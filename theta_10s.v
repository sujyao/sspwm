==> flow/design.v <==
module  theta_10s(
		input clk,
		output  reg  [7:0] theTA);
	integer div = 3906;  
	integer r = 0;
	always @(posedge clk) begin
		if(r == div ) begin
			theTA = (theTA + 9'b1) % 9'd41;  
			r = 0;
		end
		else begin
			r = r + 1;
		end
	end 		
endmodule
# --- From RTL to reports: theta_10s ---
# What the tools print for theta_10s, step after step.
# Lines are those of the file above, counted from 1.
# Operators carry their Yosys type and port widths (W data, S select, Z words).
# Cell names lack the library's common part.
inputs:
  design: "theta_10s"
  clock_port: "clk"
  library: "sky130hd"
  lib_corner: "tt_025C_1v80"

# --- Word level ---
# Counts by Yosys on the flattened word-level netlist (proc, flatten, opt, wreduce; memories kept). Register bits leave out memories and registers merged into their read ports (data or address); mux counts leave out enables and synchronous resets folded into registers. Print and check cells are left out. Cells with the same type and inputs are merged into one.
word_totals:
  reg_bits: 40
  in_bits: 1
op_classes:
  n_eq: 1
  add_sub_neg: 2
  n_div: 1
ops:
  columns: ["operator", "n"]
  rows:
  - ["$mod A9 B6 Y9 const B", 1]
  - ["$eq A32 B13 Y1 const B", 1]
  - ["$add A32 B2 Y32 const B", 1]
  - ["$add A8 B1 Y9 const B", 1]

# --- Logic depth ---
# Longest topological path by Yosys (ltp), each cell counted once; first at word level (registers and memories cut), then after technology mapping (sequential cells cut; the memories' decode and read muxes count).
logic_depth:
  word_depth: 2
  ABC_AREA: 0
  ltp_mapped: 20
  ltp_nobuf: 19

# --- After synthesis ---
# The flow's flattened synthesis, as Yosys stat reports it; memories are mapped. The netlist is that of the ABC_AREA named above (0 if unset); the other value can give another one.
mapped:
  mapped_cells: 352
  area_um2: 2949.1
  buffers: 17
  flip_flops: 40
by_type:
  columns: ["cell_type", "n", "area_total_um2"]
  rows:
  - ["dfxtp_1", 32, 640.614]
  - ["edfxtp_1", 8, 240.23]
  - ["xnor2_1", 27, 236.477]
  - ["nand2_1", 35, 131.376]
  - ["nor2_1", 34, 127.622]
  - ["xor2_1", 13, 113.859]
  - ["nand3_1", 22, 110.106]
  - ["ha_1", 8, 100.096]
  - ["nand4_1", 13, 81.328]
  - ["a21oi_1", 14, 70.067]
  - ["nor4_1", 11, 68.816]
  - ["and3_1", 9, 56.304]
  - ["a2111o_1", 4, 45.043]
  - ["mux2i_1", 4, 40.038]
  - ["and2_1", 6, 37.536]
  - ["nor3_1", 7, 35.034]
  - ["o21ai_0", 7, 35.034]
  - ["a31oi_1", 5, 31.28]
# Not listed: further types 48, cells in them 93.

# --- Timing after synthesis ---
# Source: OpenSTA report_checks on the synthesized netlist (no wires, ideal clock, input and output delay 20% of the period each), path of least setup slack; recovery checks are left aside. Register names are those of the netlist, which keeps one name where synthesis merged equal registers.
synth_path:
  path_type: "register -> register"
  from: "reg theTA[1]"
  to: "reg theTA[3]"
  arrival_time_ns: 3.997
  n_path_buf: 1
  slack_ns: 3.738
  delay_ns: 4.262
  stages: 20
  tclk_ns: 8.0
  t_first_pin_ns: 0.000
  required_time_ns: 7.735
  setup_time_ns: 0.265
  synth_period_reached_ns: 4.262
# "delay_ns" is the arrival time less input delay plus setup time.
# "stages": output pins that drive a net of the path, with the launching flip-flop's if there is one; two outputs of one cell count as two.
# "synth_period_reached_ns" = period - worst setup slack (recovery checks aside). The figure is calculated, with input and output delays left at 20% of the set period.
# Between the ends stands the longest chain of elaborated cells between them, by number of cells; it is not shown to be the way that was timed. Of several equally long chains one is given.
# Each line given opens the expression or statement behind the cell; cells for indexed reads and writes are added by Yosys, which also makes memories of some case tables.
synth_between:
  cell_sequence: "edfxtp_1 -> ha_1 -> buf_2 -> nand3_1 -> xor2_1 -> ha_1 -> nand2b_1 -> nand3_1 -> a32oi_2 -> o21ai_1 -> nand2_1 -> ha_1 -> o21ai_1 -> a21oi_2 -> o211ai_1 -> a32oi_1 -> o211ai_4 -> or2_1 -> o311ai_1 -> nor3b_1"
  elab_chain_len: 2
  cone_cells: 2
  cone_lines: 1
synth_rtl:
  columns: ["element", "line_no", "rtl"]
  rows:
  - ["start: declaration", 3, "output reg [7:0] theTA);"]
  - ["start: assignment", 8, "theTA = (theTA + 9'b1) % 9'd41;"]
  - ["$add A8 B1 Y9", 8, null]
  - ["$mod A9 B6 Y9", 8, null]
  - ["end: assignment", 8, null]
  - ["end: declaration", 3, null]

# --- Timing after layout ---
# Path of least setup slack in the final report of run 1 (OpenROAD, finished layout, wires in). Where an end is a register, its clock arrival counts in the times.
layout_path:
  path_type: "register -> register"
  from: "reg theTA[0]"
  to: "reg theTA[2]"
  t_first_pin_ns: 0.29
  stages: 17
  arrival_time_ns: 4.87
  slack_ns: 1.13
  n_path_buf: 1
  required_time_ns: 6.01
  tclk_ns: 5.87
  setup_time_ns: 0.15
# Between the ends stands the longest chain of elaborated cells between them, by number of cells; it is not shown to be the way that was timed. Of several equally long chains one is given.
layout_between:
  cell_sequence: "edfxtp_1 -> buf_4 -> nand3_2 -> nand2_1 -> nand2_1 -> ha_1 -> nand2b_1 -> nand3_1 -> a32oi_2 -> or3_4 -> a2111o_1 -> a41oi_4 -> o2111ai_2 -> o211ai_4 -> o21ai_2 -> or3_1 -> o211ai_1"
  elab_chain_len: 2
  cone_cells: 2
  cone_lines: 1
layout_rtl:
  columns: ["element", "line_no", "rtl"]
  rows:
  - ["start: declaration", 3, "output reg [7:0] theTA);"]
  - ["start: assignment", 8, "theTA = (theTA + 9'b1) % 9'd41;"]
  - ["$add A8 B1 Y9", 8, null]
  - ["$mod A9 B6 Y9", 8, null]
  - ["end: assignment", 8, null]
  - ["end: declaration", 3, null]

# Measured results for theta_10s: 2 stored runs of the Yosys and OpenROAD flow on sky130hd. The settings differ; the order carries no meaning. The constraints put input and output delay at 20% of the set period each and load the outputs with 0.01 pF.
# "clock_period_reached_ns" is the run's clock period less its worst setup slack. It is reckoned from that one timing run; input and output delays stay at 20% of the period that was set.
# By "worst_path_ns" is meant the share of the clock period that the worst setup path is allowed (20% is reserved at inputs, 20% at outputs), minus its slack. Clock arrival times at its registers enter into it.
# "fin_power_w" rests on the timing tool's default activity at the inputs, not on a simulated workload.
runs:
  - name: "run 1"
    settings:
      period_ns: 5.87
      CORE_UTILIZATION: 53
      SETUP_SLACK_MARGIN: 0.87
      PLACE_DENSITY_LB_ADDON: 0.17
      CELL_PAD_IN_SITES_DETAIL_PLACEMENT: 1
      GPL_ROUTABILITY_DRIVEN: 1
      CTS_CLUSTER_SIZE: 94
      CTS_CLUSTER_DIAMETER: 229
      CAP_MARGIN: 20
      CORE_MARGIN: 2
      SLEW_MARGIN: 20
    results:
      post_synth_area_um2: 2949.1
      die_area_um2: 6177.2
      cell_area_final_um2: 3206.8
      finalUtil_pct: 59.0
      worstSetupSlack_ns: 1.134
      worst_hold_slack_ns: 0.465
      fin_power_w: 0.0004772
      clock_period_reached_ns: 4.736
      worst_path_ns: 4.74
      worst_setup_path_type: "register -> register"
  - name: "run 2"
    settings:
      period_ns: 7.02
      CORE_UTILIZATION: 16
      PLACE_DENSITY_LB_ADDON: 0.26
      CORE_MARGIN: 8
      ABC_AREA: 1
      GPL_TIMING_DRIVEN: 1
      GPL_ROUTABILITY_DRIVEN: 1
      CTS_CLUSTER_SIZE: 60
      SLEW_MARGIN: 0
      MAX_ROUTING_LAYER: "met4"
      CAP_MARGIN: 20
    results:
      post_synth_area_um2: 2788.9
      die_area_um2: 21911.4
      cell_area_final_um2: 3295.7
      finalUtil_pct: 19.2
      worstSetupSlack_ns: 2.954
      worst_hold_slack_ns: 0.454
      fin_power_w: 0.0004536
      clock_period_reached_ns: 4.066
      worst_path_ns: 4.07
      worst_setup_path_type: "register -> register"
