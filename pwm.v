==> flow/design.v <==
module  pwm(
		input clk,
		output reg pwm);
	integer counter;
	integer dut;
	integer div = 5681;  
	integer r = 0;
	integer delay = 0;
	integer THETA_TMP_COUNTER = 0;
	reg  [9:0] THETA = 10'd0;    
	reg [8:0] THETA_TMP;         
	reg [9:0] THETA_HLP;         
	reg [12:0] SINE_TMP;          
	reg [12:0] SINE_OUT;          
always @(posedge clk) begin
	if(r == div ) begin
		THETA = 10'd44;
      r = 1;
		if(THETA == 10'd0) begin
			THETA_TMP_COUNTER = THETA_TMP_COUNTER + 1;
		end
		else begin
			THETA_TMP_COUNTER = THETA_TMP_COUNTER;
		end
   end
   else begin
		pwm = 1'b1;
		if(counter == 5000) begin  
			counter = 0;
			pwm = 1'b1; 
		end
		else begin
			counter = counter + 1;
			pwm = pwm;
		end
		if(counter <= 3897)  
			pwm = 1'b1;
		else
			pwm =1'b0;
		if(THETA_TMP_COUNTER == 1) begin
			THETA = 10'd0;
			if(delay == 500000) begin
				THETA_TMP_COUNTER = 0;
				delay = 0;
			end
			else begin 
				delay = delay + 1;
				pwm = 1'b0;
			end 		 
		end	
		else begin
			r = r + 1;	
		end	  
	end
end 
always @(THETA) begin       
	case (THETA)                    			
			10'd0	:	SINE_TMP	 =	13'd	0	;
			10'd1	:	SINE_TMP	 =	13'd	178	;
			10'd2	:	SINE_TMP	 =	13'd	357	;
			10'd3	:	SINE_TMP	 =	13'd	534	;
			10'd4	:	SINE_TMP	 =	13'd	712	;
			10'd5	:	SINE_TMP	 =	13'd	888	;
			10'd6	:	SINE_TMP	 =	13'd	1063	;
			10'd7	:	SINE_TMP	 =	13'd	1237	;
			10'd8	:	SINE_TMP	 =	13'd	1409	;
			10'd9	:	SINE_TMP	 =	13'd	1579	;
			10'd10	:	SINE_TMP	 =	13'd	1747	;
			10'd11	:	SINE_TMP	 =	13'd	1913	;
			10'd12	:	SINE_TMP	 =	13'd	2077	;
			10'd13	:	SINE_TMP	 =	13'd	2238	;
			10'd14	:	SINE_TMP	 =	13'd	2396	;
			10'd15	:	SINE_TMP	 =	13'd	2551	;
			10'd16	:	SINE_TMP	 =	13'd	2703	;
			10'd17	:	SINE_TMP	 =	13'd	2852	;
			10'd18	:	SINE_TMP	 =	13'd	2996	;
			10'd19	:	SINE_TMP	 =	13'd	3137	;
			10'd20	:	SINE_TMP	 =	13'd	3274	;
			10'd21	:	SINE_TMP	 =	13'd	3407	;
			10'd22	:	SINE_TMP	 =	13'd	3536	;
			10'd23	:	SINE_TMP	 =	13'd	3659	;
			10'd24	:	SINE_TMP	 =	13'd	3779	;
			10'd25	:	SINE_TMP	 =	13'd	3893	;
			10'd26	:	SINE_TMP	 =	13'd	4003	;
			10'd27	:	SINE_TMP	 =	13'd	4107	;
			10'd28	:	SINE_TMP	 =	13'd	4206	;
			10'd29	:	SINE_TMP	 =	13'd	4300	;
			10'd30	:	SINE_TMP	 =	13'd	4388	;
			10'd31	:	SINE_TMP	 =	13'd	4471	;
			10'd32	:	SINE_TMP	 =	13'd	4548	;
			10'd33	:	SINE_TMP	 =	13'd	4619	;
			10'd34	:	SINE_TMP	 =	13'd	4685	;
			10'd35	:	SINE_TMP	 =	13'd	4744	;
			10'd36	:	SINE_TMP	 =	13'd	4797	;
			10'd37	:	SINE_TMP	 =	13'd	4845	;
			10'd38	:	SINE_TMP	 =	13'd	4886	;
			10'd39	:	SINE_TMP	 =	13'd	4921	;
			10'd40	:	SINE_TMP	 =	13'd	4949	;
			10'd41	:	SINE_TMP	 =	13'd	4971	;
			10'd42	:	SINE_TMP	 =	13'd	4987	;
			10'd43	:	SINE_TMP	 =	13'd	4997	;
			10'd44	:	SINE_TMP	 =	13'd	5000	;
			10'd45	:	SINE_TMP	 =	13'd	4997	;
			10'd46	:	SINE_TMP	 =	13'd	4987	;
			10'd47	:	SINE_TMP	 =	13'd	4971	;
			10'd48	:	SINE_TMP	 =	13'd	4949	;
			10'd49	:	SINE_TMP	 =	13'd	4921	;
			10'd50	:	SINE_TMP	 =	13'd	4886	;
			10'd51	:	SINE_TMP	 =	13'd	4845	;
			10'd52	:	SINE_TMP	 =	13'd	4797	;
			10'd53	:	SINE_TMP	 =	13'd	4744	;
			10'd54	:	SINE_TMP	 =	13'd	4685	;
			10'd55	:	SINE_TMP	 =	13'd	4619	;
			10'd56	:	SINE_TMP	 =	13'd	4548	;
			10'd57	:	SINE_TMP	 =	13'd	4471	;
			10'd58	:	SINE_TMP	 =	13'd	4388	;
			10'd59	:	SINE_TMP	 =	13'd	4300	;
			10'd60	:	SINE_TMP	 =	13'd	4206	;
			10'd61	:	SINE_TMP	 =	13'd	4107	;
			10'd62	:	SINE_TMP	 =	13'd	4003	;
			10'd63	:	SINE_TMP	 =	13'd	3893	;
			10'd64	:	SINE_TMP	 =	13'd	3779	;
			10'd65	:	SINE_TMP	 =	13'd	3659	;
			10'd66	:	SINE_TMP	 =	13'd	3536	;
			10'd67	:	SINE_TMP	 =	13'd	3407	;
			10'd68	:	SINE_TMP	 =	13'd	3274	;
			10'd69	:	SINE_TMP	 =	13'd	3137	;
			10'd70	:	SINE_TMP	 =	13'd	2996	;
			10'd71	:	SINE_TMP	 =	13'd	2852	;
			10'd72	:	SINE_TMP	 =	13'd	2703	;
			10'd73	:	SINE_TMP	 =	13'd	2551	;
			10'd74	:	SINE_TMP	 =	13'd	2396	;
			10'd75	:	SINE_TMP	 =	13'd	2238	;
			10'd76	:	SINE_TMP	 =	13'd	2077	;
			10'd77	:	SINE_TMP	 =	13'd	1913	;
			10'd78	:	SINE_TMP	 =	13'd	1747	;
			10'd79	:	SINE_TMP	 =	13'd	1579	;
			10'd80	:	SINE_TMP	 =	13'd	1409	;
			10'd81	:	SINE_TMP	 =	13'd	1237	;
			10'd82	:	SINE_TMP	 =	13'd	1063	;
			10'd83	:	SINE_TMP	 =	13'd	888	;
			10'd84	:	SINE_TMP	 =	13'd	712	;
			10'd85	:	SINE_TMP	 =	13'd	534	;
			10'd86	:	SINE_TMP	 =	13'd	357	;
			10'd87	:	SINE_TMP	 =	13'd	178	;
			10'd88	:	SINE_TMP	 =	13'd	0	;
		default: SINE_TMP = 13'd0;
	endcase
	SINE_OUT = SINE_TMP;
end
endmodule
======== Step by step through the tools: pwm ========
The steps from the RTL of pwm to its reports follow in flow order.
Lines are those of the file above, counted from 1.
Not given: --
set-up
  design top .............................. pwm
  clock ................................... clk
  cell library ............................ sky130hd
  corner .................................. tt_025C_1v80

======== After elaboration ========
Yosys after proc, flatten, opt, wreduce and memory -nomap, before mapping. Memory bits, and registers merged into a memory's read port (data or address), are not among the register bits. Print and check cells are not counted. Equal cells are merged and count once.
operators by class
  magnitude comparators ................... 1
  equal/unequal tests ..................... 4
  add/subtract/negate cells ............... 3
  muxes and demuxes ....................... 8
  bitwise logic cells ..................... 1
  reduce/logical cells .................... 2
operators with widths
  kind                                                              number
  32-bit two-way mux                                                5
  32-bit by 2-bit adder with 32-bit output with constant B          3
  32-bit by 14-bit equality test with 1-bit output with constant B  2
  32-bit by 13-bit <= comparator with 1-bit output with constant B  1
  32-bit by 2-bit equality test with 1-bit output with constant B   1
  32-bit by 20-bit equality test with 1-bit output with constant B  1
  3-bit AND reduction                                               1
  1-bit two-way mux                                                 3
  2-bit AND reduction                                               1
  1-bit inverter                                                    1
word-level totals
  output and inout bits ................... 1
  flip-flop bits (word level) ............. 129
  cells after elaboration ................. 24

======== Depth ========
Depth = most cells in a row (Yosys ltp): at word level without a register or memory, in the mapped netlist without a sequential cell, where the memories' decode and read muxes count.
logic depth
  depth after elaboration ................. 7
  ABC_AREA ................................ 0
  gate-level depth with buffers ........... 9
  gate-level depth less buffers ........... 8

======== Synthesis result ========
The flow's flattened synthesis, as Yosys stat reports it; memories are mapped. The netlist is that of the ABC_AREA named above (0 if unset); the other value can give another one.
synthesis totals
  standard cells after synthesis .......... 325
  flip-flop cells ......................... 65
  cell area after synthesis ............... 3342.0 um^2
cell types
  cell type                  number  area in all (um^2)
  sky130_fd_sc_hd__edfxtp_1  33      990.95
  sky130_fd_sc_hd__dfxtp_1   32      640.614
  sky130_fd_sc_hd__xnor2_1   43      376.611
  sky130_fd_sc_hd__xor2_1    15      131.376
  sky130_fd_sc_hd__nand3_1   25      125.12
  sky130_fd_sc_hd__nand4_1   20      125.12
  sky130_fd_sc_hd__nor2_1    30      112.608
  sky130_fd_sc_hd__nor4_1    16      100.096
  sky130_fd_sc_hd__nand2_1   18      67.565
  sky130_fd_sc_hd__nor3_1    13      65.062
  sky130_fd_sc_hd__inv_1     17      63.811
  sky130_fd_sc_hd__ha_1      4       50.048
  sky130_fd_sc_hd__and3_1    6       37.536
  sky130_fd_sc_hd__or2_2     6       37.536
  sky130_fd_sc_hd__nor4b_1   4       35.034
  sky130_fd_sc_hd__and4_1    3       26.275
  sky130_fd_sc_hd__or4_4     2       22.522
  sky130_fd_sc_hd__nor4_4    1       21.27
Other cell types: 27; their cells: 37.

======== Worst setup path after synthesis ========
Source: OpenSTA report_checks on the synthesized netlist (no wires, ideal clock, input and output delay 20% of the period each), path of least setup slack; recovery checks are left aside. Register names are those of the netlist, which keeps one name where synthesis merged equal registers.
timing after synthesis
  path kind ............................... register to register
  start point ............................. reg r[18]
  end point ............................... reg counter[0]
  slack ................................... 2.015 ns
  library setup time ...................... 0.435 ns
  path delay .............................. 2.634 ns
  stages .................................. 4
  arrival time ............................ 2.199 ns
  period .................................. 4.65 ns
  required time ........................... 4.215 ns
  synthesis period reached ................ 2.635 ns
"path delay" = arrival - input delay + setup time.
"stages": output pins that drive a net of the path, with the launching flip-flop's if there is one; two outputs of one cell count as two.
"synthesis period reached" is the clock period less the worst setup slack; recovery checks do not enter. This is arithmetic on one report: input and output delays are still those of the set period (20% each).
Between the ends stands the longest chain of elaborated cells between them, by number of cells; it is not shown to be the way that was timed. Of several equally long chains one is given.
Each line given opens the expression or statement behind the cell; cells for indexed reads and writes are added by Yosys, which also makes memories of some case tables.
Only ways into the end's enable, where the timed path ends, are counted here.
between the ends, after synthesis
  path through ............................ sky130_fd_sc_hd__dfxtp_1 -> sky130_fd_sc_hd__or4_1 -> sky130_fd_sc_hd__nor4_1 -> sky130_fd_sc_hd__inv_1
  cells in the longest elaborated chain ... 1
  elaborated cells between the ends (all ways) .. 1
  RTL lines with such cells ............... 1
  classes of those cells .................. eq/ne: 1
RTL lines, path after synthesis
  element                                           line  source
  start, declared                                   7     integer r = 0;
  start, assigned                                   18    r = 1;
  start, assigned                                   52    r = r + 1;
  32-bit by 14-bit equality test with 1-bit output  16    if(r == div ) begin
  end, assigned                                     29    counter = 0;
  end, assigned                                     33    counter = counter + 1;
  end, declared                                     4     integer counter;

======== Path in the finished layout ========
From the final timing report of run B: the path of least setup slack in the routed layout; clock arrival at registers is part of the times.
timing after layout
  path kind ............................... register to register
  start point ............................. reg counter[22]
  end point ............................... reg pwm
  slack ................................... -0.45 ns
  required time ........................... 2.03 ns
  stages .................................. 7
  period .................................. 1.87 ns
  arrival time ............................ 2.49 ns
  library setup time ...................... 0.17 ns
Between the ends stands the longest chain of elaborated cells between them, by number of cells; it is not shown to be the way that was timed. Of several equally long chains one is given.
A register here has more assigning lines than the two given.
between the ends, after layout
  path through ............................ sky130_fd_sc_hd__edfxtp_1 -> sky130_fd_sc_hd__or4_4 -> sky130_fd_sc_hd__nor4_4 -> sky130_fd_sc_hd__and2_4 -> sky130_fd_sc_hd__nor4_1 -> sky130_fd_sc_hd__a2111o_1 -> sky130_fd_sc_hd__o41ai_2
  cells in the longest elaborated chain ... 7
  elaborated cells between the ends (all ways) .. 8
  RTL lines with such cells ............... 6
  classes of those cells .................. add/sub: 1; compare: 1; eq/ne: 1; mux: 5
RTL lines, path after layout
  element                                           line  source
  start, declared                                   4     integer counter;
  start, assigned                                   29    counter = 0;
  start, assigned                                   33    counter = counter + 1;
  32-bit by 2-bit adder with 32-bit output          33
  32-bit two-way mux                                28    if(counter == 5000) begin
  32-bit two-way mux                                16    if(r == div ) begin
  32-bit by 13-bit <= comparator with 1-bit output  36    if(counter <= 3897)
  1-bit two-way mux                                 36
  1-bit two-way mux                                 42    if(delay == 500000) begin
  1-bit two-way mux                                 40    if(THETA_TMP_COUNTER == 1) begin
  end, assigned                                     34    pwm = pwm;
  end, assigned                                     39    pwm =1'b0;
  end, declared                                     3     output reg pwm);

==> runs of pwm <==
Top module pwm; platform sky130hd; tools Yosys and OpenROAD; 2 stored runs in no particular order. Input and output delays are each 20% of the period that was set; the output load is 0.01 pF.
By "finish__power__total" is meant OpenSTA's value without simulated activity: inputs other than the clock are taken to toggle once in ten clock periods, and the tool carries that through the logic.

Flow files of run A
==> flow/run.sh <==
#!/bin/bash
# the make line also repeats the synthesis and layout settings of config.mk as NAME=value (left out here)
make -C /OpenROAD-flow-scripts/flow DESIGN_CONFIG=/design/flow/config.mk WORK_HOME=/design/flow/orfs CLKGATE_MAP_FILE= finish
==> flow/config.mk <==
export PLATFORM = sky130hd
export DESIGN_NAME = pwm
export DESIGN_NICKNAME = pwm
export VERILOG_FILES = /design/flow/design.v
export SDC_FILE = /design/flow/constraint.sdc
export NUM_CORES = 4
export LEC_CHECK = 0
export ABC_AREA = 1
export CAP_MARGIN = 15
export CELL_PAD_IN_SITES_DETAIL_PLACEMENT = 0
export CELL_PAD_IN_SITES_GLOBAL_PLACEMENT = 3
export CORE_MARGIN = 6
export CORE_UTILIZATION = 45
export GPL_TIMING_DRIVEN = 1
export MAX_ROUTING_LAYER = met4
export PLACE_DENSITY_LB_ADDON = 0.29
export SETUP_SLACK_MARGIN = 0.22
export SLEW_MARGIN = 20
==> flow/constraint.sdc <==
create_clock -name core_clock -period 3.54 [get_ports {clk}]
set_input_delay 0.7080 -clock core_clock [delete_from_list [all_inputs] [get_ports {clk}]]
set_output_delay 0.7080 -clock core_clock [all_outputs]
set_load 0.01 [all_outputs]

report of run A: did not finish, place, FLW-0024

Flow files of run B
==> flow/run.sh <==
#!/bin/bash
# the make line also repeats the synthesis and layout settings of config.mk as NAME=value (left out here)
make -C /OpenROAD-flow-scripts/flow DESIGN_CONFIG=/design/flow/config.mk WORK_HOME=/design/flow/orfs CLKGATE_MAP_FILE= finish
==> flow/config.mk <==
export PLATFORM = sky130hd
export DESIGN_NAME = pwm
export DESIGN_NICKNAME = pwm
export VERILOG_FILES = /design/flow/design.v
export SDC_FILE = /design/flow/constraint.sdc
export NUM_CORES = 4
export LEC_CHECK = 0
export CAP_MARGIN = 20
export CELL_PAD_IN_SITES_GLOBAL_PLACEMENT = 1
export CORE_MARGIN = 2
export CORE_UTILIZATION = 47
export MIN_ROUTING_LAYER = met1
export PLACE_DENSITY_LB_ADDON = 0.1
export SLEW_MARGIN = 20
==> flow/constraint.sdc <==
create_clock -name core_clock -period 1.87 [get_ports {clk}]
set_input_delay 0.3740 -clock core_clock [delete_from_list [all_inputs] [get_ports {clk}]]
set_output_delay 0.3740 -clock core_clock [all_outputs]
set_load 0.01 [all_outputs]

report of run B
yosys chip area after synthesis (um^2): 3342.0
finish__design__die__area: 7801.3
finish__design__instance__area__stdcell: 4788.3
finish__design__instance__utilization: 0.7009
finish__timing__setup__ws: -0.452
finish__timing__setup__tns: -2.230
finish__timing__hold__ws: 0.451
finish__power__total: 2.664e-03
